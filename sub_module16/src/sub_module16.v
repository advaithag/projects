==> flow/design.v <==
module first_A(
  input clk, rst,
  input [7:0] data,
  output reg signed [10:0] A
);
  always @(posedge clk) begin
    if (rst)
      A <= {data, 3'b000};
  end
endmodule
module regfile_32x3_dual (
  input wire clk,
  input wire rst,
  input wire en,
  input signed  [4:0] addr,
  output reg [2:0] dout1,
  output reg [2:0] dout2
);
  reg [2:0] mem1 [0:31];
  reg [2:0] mem2 [0:31];
  always @(posedge clk) begin
    if (rst) begin
      mem1[0] <= 3'b000; mem1[1] <= 3'b010; mem1[2] <= 3'b001; mem1[3] <= 3'b010;
      mem1[4] <= 3'b000; mem1[5] <= 3'b001; mem1[6] <= 3'b001; mem1[7] <= 3'b000;
      mem1[8] <= 3'b000; mem1[9] <= 3'b010; mem1[10] <= 3'b001; mem1[11] <= 3'b010;
      mem1[12] <= 3'b000; mem1[13] <= 3'b001; mem1[14] <= 3'b001; mem1[15] <= 3'b000;
      mem1[16] <= 3'b101; mem1[17] <= 3'b100; mem1[18] <= 3'b101; mem1[19] <= 3'b101;
      mem1[20] <= 3'b100; mem1[21] <= 3'b110; mem1[22] <= 3'b101; mem1[23] <= 3'b110;
      mem1[24] <= 3'b101; mem1[25] <= 3'b100; mem1[26] <= 3'b101; mem1[27] <= 3'b101;
      mem1[28] <= 3'b100; mem1[29] <= 3'b110; mem1[30] <= 3'b101; mem1[31] <= 3'b110;
      mem2[0] <= 3'b100; mem2[1] <= 3'b111; mem2[2] <= 3'b110; mem2[3] <= 3'b011;
      mem2[4] <= 3'b101; mem2[5] <= 3'b011; mem2[6] <= 3'b010; mem2[7] <= 3'b111;
      mem2[8] <= 3'b100; mem2[9] <= 3'b111; mem2[10] <= 3'b110; mem2[11] <= 3'b011;
      mem2[12] <= 3'b101; mem2[13] <= 3'b011; mem2[14] <= 3'b010; mem2[15] <= 3'b111;
      mem2[16] <= 3'b101; mem2[17] <= 3'b011; mem2[18] <= 3'b110; mem2[19] <= 3'b111;
      mem2[20] <= 3'b001; mem2[21] <= 3'b111; mem2[22] <= 3'b010; mem2[23] <= 3'b011;
      mem2[24] <= 3'b101; mem2[25] <= 3'b011; mem2[26] <= 3'b110; mem2[27] <= 3'b111;
      mem2[28] <= 3'b001; mem2[29] <= 3'b111; mem2[30] <= 3'b010; mem2[31] <= 3'b011;
    end
  end
  always @(*) begin
    if (en) begin
    dout1 = mem1[addr[4:0]];  
    dout2 = mem2[addr[4:0]];
    end else begin
      dout1 = 3'b000;
      dout2 = 3'b000;
    end
  end
endmodule
module mux8_1 (
  input [10:0] A,
  input [2:0] dout1,
  output reg [10:0] out
);
  always @(*) begin
    case (dout1)
      3'd0: out = A;
      3'd1: out = A >> 1;
      3'd2: out = A >> 2;
      3'd3: out = A >> 3;
      3'd4: out = ~A + 1;
      3'd5: out = (~A + 1) >> 1;
      3'd6: out = (~A + 1) >> 2;
      3'd7: out = (~A + 1) >> 3;
      default: out = 11'b0;
    endcase
  end
endmodule
module mux4_1 (
  input [10:0] A,
  input [1:0] sel,  
  output reg [11:0] mux_out
);
  always @(*) begin
    case (sel)
      2'b00: mux_out = 12'b0;
      2'b01: mux_out = {1'b0, A};  
      2'b10: mux_out = {1'b0, (~A + 11'b00000000001)};  
      2'b11: mux_out = 12'b0;
      default: mux_out = 12'b0;
    endcase
  end
endmodule
module top_module(
  input clk, rst, en,
  input signed [7:0] data,
  input signed [4:0] addr,
  output signed [10:0] out1,
  output signed [10:0] out2,
  output signed [11:0] sum_out,
  output signed [12:0] final_sum
);
  wire signed [10:0] A_wire;
  wire [2:0] dout1, dout2;
  wire signed [11:0] temp_output3;
  first_A u1 (
    .clk(clk),
    .rst(rst),
    .data(data),
    .A(A_wire)
  );
  regfile_32x3_dual u2 (
    .clk(clk),
    .rst(rst),
    .en(en),
    .addr(addr),
    .dout1(dout1),
    .dout2(dout2)
  );
  mux8_1 u3 (
    .A(A_wire),
    .dout1(dout1),
    .out(out1)
  );
  mux8_1 u4 (
    .A(A_wire),
    .dout1(dout2), 
    .out(out2)
  );
  mux4_1 u5 (
    .A(A_wire),
    .sel(addr[4:3]),
    .mux_out(temp_output3)
  );
  assign sum_out = out1 + out2;
  assign final_sum = sum_out + temp_output3;
endmodule
module sub_module(
  input clk, rst, en,
  input signed [7:0] data1,data2,
  input signed [4:0] addr1,addr2,
  output signed [10:0] out1,out1_2,
  output signed [10:0] out2,out2_2,
  output signed [11:0] sum_out1,sum_out2,
  output signed [12:0] final_sum1,final_sum2,
  output signed [13:0] partial_sum14
);
  top_module t1 (
    .clk(clk),
    .rst(rst),
    .en(en),
    .data(data1),
    .addr(addr1),
    .out1(out1),
    .out2(out2),
    .sum_out(sum_out1),
    .final_sum(final_sum1)
  );
   top_module t2 (
    .clk(clk),
    .rst(rst),
    .en(en),
     .data(data2),
     .addr(addr2),
     .out1(out1_2),
     .out2(out2_2),
     .sum_out(sum_out2),
     .final_sum(final_sum2)
  );
  assign partial_sum14 = final_sum1 + final_sum2;
endmodule
module sub_module15(
  input clk,rst,en,
  input signed [7:0] data1,data2,data3,data4,
  input signed [4:0] addr1,addr2,addr3,addr4,
  output signed [10:0] out1,out1_2,out1_3,out1_4,
  output signed [10:0] out2,out2_2,out2_3,out2_4,
  output signed [11:0] sum_out1,sum_out2,sum_out3,sum_out4,
  output signed [12:0] final_sum1,final_sum2,final_sum3,final_sum4,
  output signed [13:0] partial_sum14,partial_sum14_1,
  output signed [14:0] partial_sum15
);
  sub_module s1 (
    .clk(clk),
    .rst(rst),
    .en(en),
    .data1(data1),
    .data2(data2),
    .addr1(addr1),
    .addr2(addr2),
    .out1(out1),
    .out1_2(out1_2),
    .out2(out2),
    .out2_2(out2_2),
    .sum_out1(sum_out1),
    .sum_out2(sum_out2),
    .final_sum1(final_sum1),
    .final_sum2(final_sum2),
    .partial_sum14(partial_sum14)
  );
    sub_module s2 (
    .clk(clk),
    .rst(rst),
    .en(en),
    .data1(data3),
    .data2(data4),
    .addr1(addr3),
    .addr2(addr4),
    .out1(out1_3),
    .out1_2(out1_4),
      .out2(out2_3),
      .out2_2(out2_4),
      .sum_out1(sum_out3),
      .sum_out2(sum_out4),
      .final_sum1(final_sum3),
      .final_sum2(final_sum4),
      .partial_sum14(partial_sum14_1)
  );
  assign partial_sum15 = partial_sum14 + partial_sum14_1;
endmodule
module sub_module16(
  input clk,rst,en,
  input signed [7:0] data1,data2,data3,data4,data5,data6,data7,data8,
  input signed [4:0] addr1,addr2,addr3,addr4,addr5,addr6,addr7,addr8,
  output signed [10:0] out1,out1_2,out1_3,out1_4,out1_5,out1_6,out1_7,out1_8,
  output signed [10:0] out2,out2_2,out2_3,out2_4,out2_5,out2_6,out2_7,out2_8,
  output signed [11:0] sum_out1,sum_out2,sum_out3,sum_out4,sum_out5,sum_out6,sum_out7,sum_out8,
  output signed [12:0] final_sum1,final_sum2,final_sum3,final_sum4,final_sum5,final_sum6,final_sum7,final_sum8,
  output signed [13:0] partial_sum14,partial_sum14_1,partial_sum14_2,partial_sum14_3,
  output signed [14:0] partial_sum15,partial_sum15_1,
  output signed [15:0] partial_sum16
);
   sub_module15 sm1 (
    .clk(clk),
    .rst(rst),
    .en(en),
    .data1(data1),
    .data2(data2),
    .data3(data3),
    .data4(data4),
    .addr1(addr1),
    .addr2(addr2),
    .addr3(addr3),
    .addr4(addr4),
    .out1(out1),
    .out1_2(out1_2),
    .out1_3(out1_3),
    .out1_4(out1_4),
    .out2(out2),
    .out2_2(out2_2),
    .out2_3(out2_3),
    .out2_4(out2_4),
    .sum_out1(sum_out1),
    .sum_out2(sum_out2),
    .sum_out3(sum_out3),
    .sum_out4(sum_out4), 
    .final_sum1(final_sum1),
    .final_sum2(final_sum2),
    .final_sum3(final_sum3),
    .final_sum4(final_sum4),
    .partial_sum14(partial_sum14),
    .partial_sum14_1(partial_sum14_1),
    .partial_sum15(partial_sum15)
   );
  sub_module15 sm2 (
    .clk(clk),
    .rst(rst),
    .en(en),
    .data1(data5),
    .data2(data6),
    .data3(data7),
    .data4(data8),
    .addr1(addr5),
    .addr2(addr6),
    .addr3(addr7),
    .addr4(addr8),
    .out1(out1_5),
    .out1_2(out1_6),
    .out1_3(out1_7),
    .out1_4(out1_8),
    .out2(out2_5),
    .out2_2(out2_6),
    .out2_3(out2_7),
    .out2_4(out2_8),
    .sum_out1(sum_out5),
    .sum_out2(sum_out6),
    .sum_out3(sum_out7),
    .sum_out4(sum_out8), 
    .final_sum1(final_sum5),
    .final_sum2(final_sum6),
    .final_sum3(final_sum7),
    .final_sum4(final_sum8),
    .partial_sum14(partial_sum14_2),
    .partial_sum14_1(partial_sum14_3),
    .partial_sum15(partial_sum15_1)
   );
  assign partial_sum16 = partial_sum15 + partial_sum15_1;
endmodule
### From RTL to reports: sub_module16

Tool output for the design above, in the order of the flow.
Line numbers count from 1 in the design file above.
Operators: Yosys type, input widths -> output width; for muxes data width and select width s.
Library cell names are shortened.
The mark - stands for no value.

| set-up | value |
|---|---|
| top module | sub_module16 |
| clock | clk |
| library | sky130hd |
| timing corner | tt_025C_1v80 |

### After elaboration

Source: Yosys, flattened and elaborated. Widths are those after wreduce; folded enables and synchronous resets count as part of the registers. Registers that Yosys merges into a memory's read port (data or address) are not register bits. Print and check cells do not count.

| cells by class | value |
|---|---|
| multiplexer cells | 56 |
| equal/unequal tests | 384 |
| reductions and logical operators | 144 |
| add/sub/neg operators | 39 |
| bitwise operators | 16 |

Operator list:

| kind | number |
|---|---|
| $pmux 11 s8 | 16 |
| $eq 5x5->1 const B | 128 |
| $eq 5x4->1 const B | 64 |
| $pmux 12 s3 | 8 |
| $eq 3x3->1 const B | 64 |
| $reduce_or 4->1 | 48 |
| $reduce_or 8->1 | 24 |
| $pmux 3 s7 | 8 |
| $eq 5x3->1 const B | 32 |
| $pmux 3 s6 | 8 |
| $not 11->14 | 8 |
| $add 14x1->14 const B | 8 |
| $add 12x12->13 | 8 |
| $add 11x11->12 | 8 |
| $eq 3x2->1 const B | 32 |
| $reduce_or 6->1 | 16 |
| $add 11x1->11 const B | 8 |
| $not 11->11 | 8 |
| $eq 5x2->1 const B | 16 |
| $add 13x13->14 | 4 |
| $reduce_or 2->1 | 24 |
| $eq 3x1->1 const B | 16 |
| $logic_not 3->1 | 16 |
| $mux 3 | 16 |
| $eq 5x1->1 const B | 8 |
| $logic_not 5->1 | 8 |
| $eq 2x2->1 const B | 16 |
| $add 14x14->15 | 2 |

Other operator kinds: 3; their cells: 17.

| bit counts | value |
|---|---|
| output and inout port bits | 478 |
| word-level cells | 647 |
| bits of input ports | 107 |
| flip-flop bits (word level) | 64 |

### Depth

Depth = most cells in a row (Yosys ltp): at word level without a register or memory, in the mapped netlist without a sequential cell, where the memories' decode and read muxes count.

| depth | value |
|---|---|
| word-level depth | 11 |
| ABC_AREA | 0 |
| mapped depth | 40 |
| depth with buffers taken out | 38 |

### After synthesis

Yosys stat after the flow's synthesis: flattened, memories mapped to cells. It holds for the ABC_AREA given above (unset counts as 0); a run with the other value may have another netlist.
The area totals of this step are shown rounded.

Cells by type:

| type | number | total area (µm²) |
|---|---|---|
| ha_1 | 256 | 3.2E+03 |
| xnor2_1 | 278 | 2.43E+03 |
| edfxtp_1 | 64 | 1.92E+03 |
| nor2_1 | 378 | 1.42E+03 |
| a21oi_1 | 276 | 1.38E+03 |
| o21ai_0 | 193 | 965.926 |
| nand2_1 | 216 | 810.778 |
| xor2_1 | 77 | 674.397 |
| inv_1 | 160 | 600.576 |
| clkbuf_1 | 153 | 574.301 |
| fa_1 | 23 | 460.442 |
| nor3_1 | 85 | 425.408 |
| nor2b_1 | 64 | 400.384 |
| a22o_1 | 44 | 385.37 |
| a21o_1 | 51 | 382.867 |
| o21bai_1 | 47 | 352.838 |
| o22ai_1 | 48 | 300.288 |
| nand3_1 | 50 | 250.24 |

Not listed: further types 72, cells in them 589.

| mapped netlist | value |
|---|---|
| mapped area | 21600 µm² |
| sequential area | 1920 µm² |
| buffers | 208 |
| flip-flops | 64 |
| mapped cells | 3052 |

By module: a second synthesis without flattening, with its own total; a netlist apart from the flattened one above.

| unflattened totals | value |
|---|---|
| cells (unflattened synthesis) | 4302 |
| area (unflattened synthesis) | 33400 µm² |

Each row is one instance without its submodules.

Modules:

| module | instances | cells | sequential area (µm²) | area (µm²) |
|---|---|---|---|---|
| mux8_1 | 16 | 132 | 0.0 | 963 |
| top_module | 8 | 117 | 0.0 | 943 |
| mux4_1 | 8 | 50 | 0.0 | 334 |
| sub_module | 4 | 76 | 0.0 | 569 |
| first_A | 8 | 12 | 240 | 267 |
| sub_module15 | 2 | 89 | 0.0 | 682 |
| regfile_32x3_dual | 8 | 22 | 0.0 | 148 |
| sub_module16 | 1 | 100 | 0.0 | 771 |

### Worst setup path after synthesis

OpenSTA on the mapped netlist: ideal clock, no wires. The path of least setup slack (recovery checks aside). Input and output delay are each 20% of the period. Register names are those of the netlist, which keeps one name where synthesis merged equal registers.

| timing path after synthesis | value |
|---|---|
| path kind | input to output |
| start | input port en |
| end | output port partial_sum16[15] |
| external output delay | 2280 ps |
| input delay | 2280 ps |
| setup slack | -539 ps |
| stages | 35 |
| arrival time | 9659 ps |
| delay of the path | 7379 ps |
| launch time at the first pin | 2280 ps |
| path buffers | 6 |
| period | 11400 ps |
| data required time | 9120 ps |
| synthesis period reached | 11939 ps |

"delay of the path" = arrival - input delay + setup time.
A path that ends at an output port has no setup time.
"stages" counts driving pins, that of a launching flip-flop among them; a cell with two outputs on the path counts twice.
"synthesis period reached" = period - worst setup slack (recovery checks aside). The figure is calculated, with input and output delays left at 20% of the set period.
The rows between start and end are the longest chain of elaborated cells between them; the timing report does not say that the signal goes this way. Where chains are equally long, one stands for them.
Each line given opens the expression or statement behind the cell; cells for indexed reads and writes are added by Yosys, which also makes memories of some case tables.

| on the way, after synthesis | value |
|---|---|
| path through | clkbuf_1 -> buf_2 -> buf_2 -> clkbuf_1 -> clkbuf_1 -> clkbuf_1 -> o21ai_0 -> o21ai_0 -> ha_1 -> a21o_1 -> a21oi_1 -> o21bai_1 -> a21oi_1 -> nor2b_1 -> o21a_1 -> nor2_1 -> xnor2_1 -> ha_1 -> o21ai_0 -> inv_1 -> a211oi_2 -> ha_1 -> a211oi_1 -> xnor2_1 -> ha_1 -> nand2_1 -> o21ai_0 -> nand2_1 -> o21ai_2 -> xor2_1 -> ha_1 -> or2_2 -> o311ai_0 -> nor3b_1 -> a211oi_1 |
| length of the longest elaborated chain | 8 |
| elaborated cells on any way between the ends | 183 |
| source lines of those cells | 7 |
| those cells by class | add/sub: 23; eq/ne: 112; mux: 32; reduce/logical: 16 |

Ends and longest elaborated chain, after synthesis:

| what | line | RTL |
|---|---|---|
| start, declared | 213 | `input clk,rst,en,` |
| $mux 3 | 42 | `if (en) begin` |
| $eq 3x3->1 | 57 | `case (dout1)` |
| $pmux 11 s8 | 57 |  |
| $add 11x11->12 | 126 | `assign sum_out = out1 + out2;` |
| $add 12x12->13 | 127 | `assign final_sum = sum_out + temp_output3;` |
| $add 13x13->14 | 161 | `assign partial_sum14 = final_sum1 + final_sum2;` |
| $add 14x14->15 | 210 | `assign partial_sum15 = partial_sum14 + partial_sum14_1;` |
| $add 15x15->16 | 288 | `assign partial_sum16 = partial_sum15 + partial_sum15_1;` |
| end, declared | 222 | `output signed [15:0] partial_sum16` |

Nets of the timed path that keep an RTL name, with a line that drives or declares them; the list need not be complete.

Named nets, after synthesis:

| signal | line |
|---|---|
| out1_4[2] | 57 |
| sum_out4[8] | 126 |
| final_sum4[8] | 127 |
| partial_sum14_1[9] | 161 |
| partial_sum15[12] | 210 |

### Path in the finished layout

From the final timing report of job 2: the path of least setup slack in the routed layout; clock arrival at registers is part of the times.
The path's times are printed in steps of 10 ps; the period is the one set.

| timing path after layout | value |
|---|---|
| path kind | input to output |
| start | input port addr7[2] |
| end | output port partial_sum16[14] |
| arrival time | 13890 ps |
| input delay | 3800 ps |
| external output delay | 3800 ps |
| stages | 35 |
| data required time | 15200 ps |
| launch time at the first pin | 3800 ps |
| path buffers | 2 |
| setup slack | 1310 ps |
| period | 19000 ps |

The rows between start and end are the longest chain of elaborated cells between them; the timing report does not say that the signal goes this way. Where chains are equally long, one stands for them.

| on the way, after layout | value |
|---|---|
| path through | clkdlybuf4s50_1 -> xnor2_1 -> nand3_1 -> nand2_1 -> nor2_1 -> a21oi_1 -> ha_1 -> a21boi_0 -> o21ai_0 -> a21boi_0 -> o21ai_0 -> nand2b_1 -> xor2_1 -> ha_1 -> inv_1 -> nor2_1 -> nor2_1 -> xnor2_1 -> ha_1 -> nand2_1 -> o21ai_0 -> or2_2 -> xor2_1 -> ha_1 -> and3_1 -> a21oi_1 -> o21ai_0 -> o22ai_1 -> xnor2_1 -> ha_1 -> or2_2 -> a21oi_1 -> a21oi_1 -> xor2_1 -> clkdlybuf4s50_1 |
| length of the longest elaborated chain | 11 |
| elaborated cells on any way between the ends | 72 |
| those cells by class | add/sub: 5; eq/ne: 45; mux: 6; reduce/logical: 16 |

Ends and longest elaborated chain, after layout:

| what | line | RTL |
|---|---|---|
| start, declared | 215 | `input signed [4:0] addr1,addr2,addr3,addr4,addr5,addr6,addr7,addr8,` |
| $eq 5x5->1 | 43 | `dout1 = mem1[addr[4:0]];` |
| $reduce_or 4->1 | - |  |
| $pmux 3 s6 | 43 |  |
| $mux 3 | 42 | `if (en) begin` |
| $eq 3x3->1 | 57 | `case (dout1)` |
| $pmux 11 s8 | 57 |  |
| $add 11x11->12 | 126 | `assign sum_out = out1 + out2;` |
| $add 12x12->13 | 127 | `assign final_sum = sum_out + temp_output3;` |
| $add 13x13->14 | 161 | `assign partial_sum14 = final_sum1 + final_sum2;` |
| $add 14x14->15 | 210 | `assign partial_sum15 = partial_sum14 + partial_sum14_1;` |
| $add 15x15->16 | 288 | `assign partial_sum16 = partial_sum15 + partial_sum15_1;` |
| end, declared | 222 | `output signed [15:0] partial_sum16` |

Subject: flow runs of sub_module16

Hi,

Measured results for sub_module16: 2 stored runs of the Yosys and OpenROAD flow on sky130hd. The settings differ; the order carries no meaning. The constraints put input and output delay at 20% of the set period each and load the outputs with 0.01 pF.
"period reached" is the run's clock period less its worst setup slack. It is reckoned from that one timing run; input and output delays stay at 20% of the period that was set.
"critical path time": the worst setup path's part of the clock period (all of it between registers, 20% less for each end at a port) less its slack. A launch clock that arrives late makes it longer, a capture clock that arrives late makes it shorter.
"critical path time" is known to 10 ps.
Values from the reports are rounded here.

## Job 1

==> flow/run.sh <==
#!/bin/bash
# the make line also repeats the synthesis and layout settings of config.mk as NAME=value (left out here)
make -C /OpenROAD-flow-scripts/flow DESIGN_CONFIG=/design/flow/config.mk WORK_HOME=/design/flow/orfs CLKGATE_MAP_FILE= finish
==> flow/config.mk <==
export PLATFORM = sky130hd
export DESIGN_NAME = sub_module16
export DESIGN_NICKNAME = sub_module16
export VERILOG_FILES = /design/flow/design.v
export SDC_FILE = /design/flow/constraint.sdc
export NUM_CORES = 4
export LEC_CHECK = 0
export ABC_AREA = 1
export CAP_MARGIN = 25
export CORE_ASPECT_RATIO = 0.57
export CORE_MARGIN = 2
export CORE_UTILIZATION = 65
export CTS_CLUSTER_SIZE = 94
export GPL_ROUTABILITY_DRIVEN = 0
export MIN_ROUTING_LAYER = met2
export PLACE_DENSITY_LB_ADDON = 0.12
export SETUP_SLACK_MARGIN = 1.1
export SLEW_MARGIN = 20
export TNS_END_PERCENT = 80
==> flow/constraint.sdc <==
create_clock -name core_clock -period 16.9 [get_ports {clk}]
set_input_delay 3.3800 -clock core_clock [delete_from_list [all_inputs] [get_ports {clk}]]
set_output_delay 3.3800 -clock core_clock [all_outputs]
set_load 0.01 [all_outputs]

Job 1: unfinished; error GRT-0116 in routing

## Job 2

==> flow/run.sh <==
#!/bin/bash
# the make line also repeats the synthesis and layout settings of config.mk as NAME=value (left out here)
make -C /OpenROAD-flow-scripts/flow DESIGN_CONFIG=/design/flow/config.mk WORK_HOME=/design/flow/orfs CLKGATE_MAP_FILE= finish
==> flow/config.mk <==
export PLATFORM = sky130hd
export DESIGN_NAME = sub_module16
export DESIGN_NICKNAME = sub_module16
export VERILOG_FILES = /design/flow/design.v
export SDC_FILE = /design/flow/constraint.sdc
export NUM_CORES = 4
export LEC_CHECK = 0
export CAP_MARGIN = 40
export CELL_PAD_IN_SITES_DETAIL_PLACEMENT = 1
export CORE_MARGIN = 2
export CORE_UTILIZATION = 16
export CTS_CLUSTER_SIZE = 86
export MIN_ROUTING_LAYER = met2
export SLEW_MARGIN = 30
==> flow/constraint.sdc <==
create_clock -name core_clock -period 19.0 [get_ports {clk}]
set_input_delay 3.8000 -clock core_clock [delete_from_list [all_inputs] [get_ports {clk}]]
set_output_delay 3.8000 -clock core_clock [all_outputs]
set_load 0.01 [all_outputs]

| result of job 2 | value |
|---|---|
| worst slack on setup checks | 1310 ps |
| critical path time | 10090 ps |
| kind of the worst setup path | input to output |
| die size | 138000 µm² |
| utilization after layout | 0.221 |
| period reached | 17685 ps |
| synthesized cell area | 21600 µm² |
| final worst hold slack | 3890 ps |

Regards
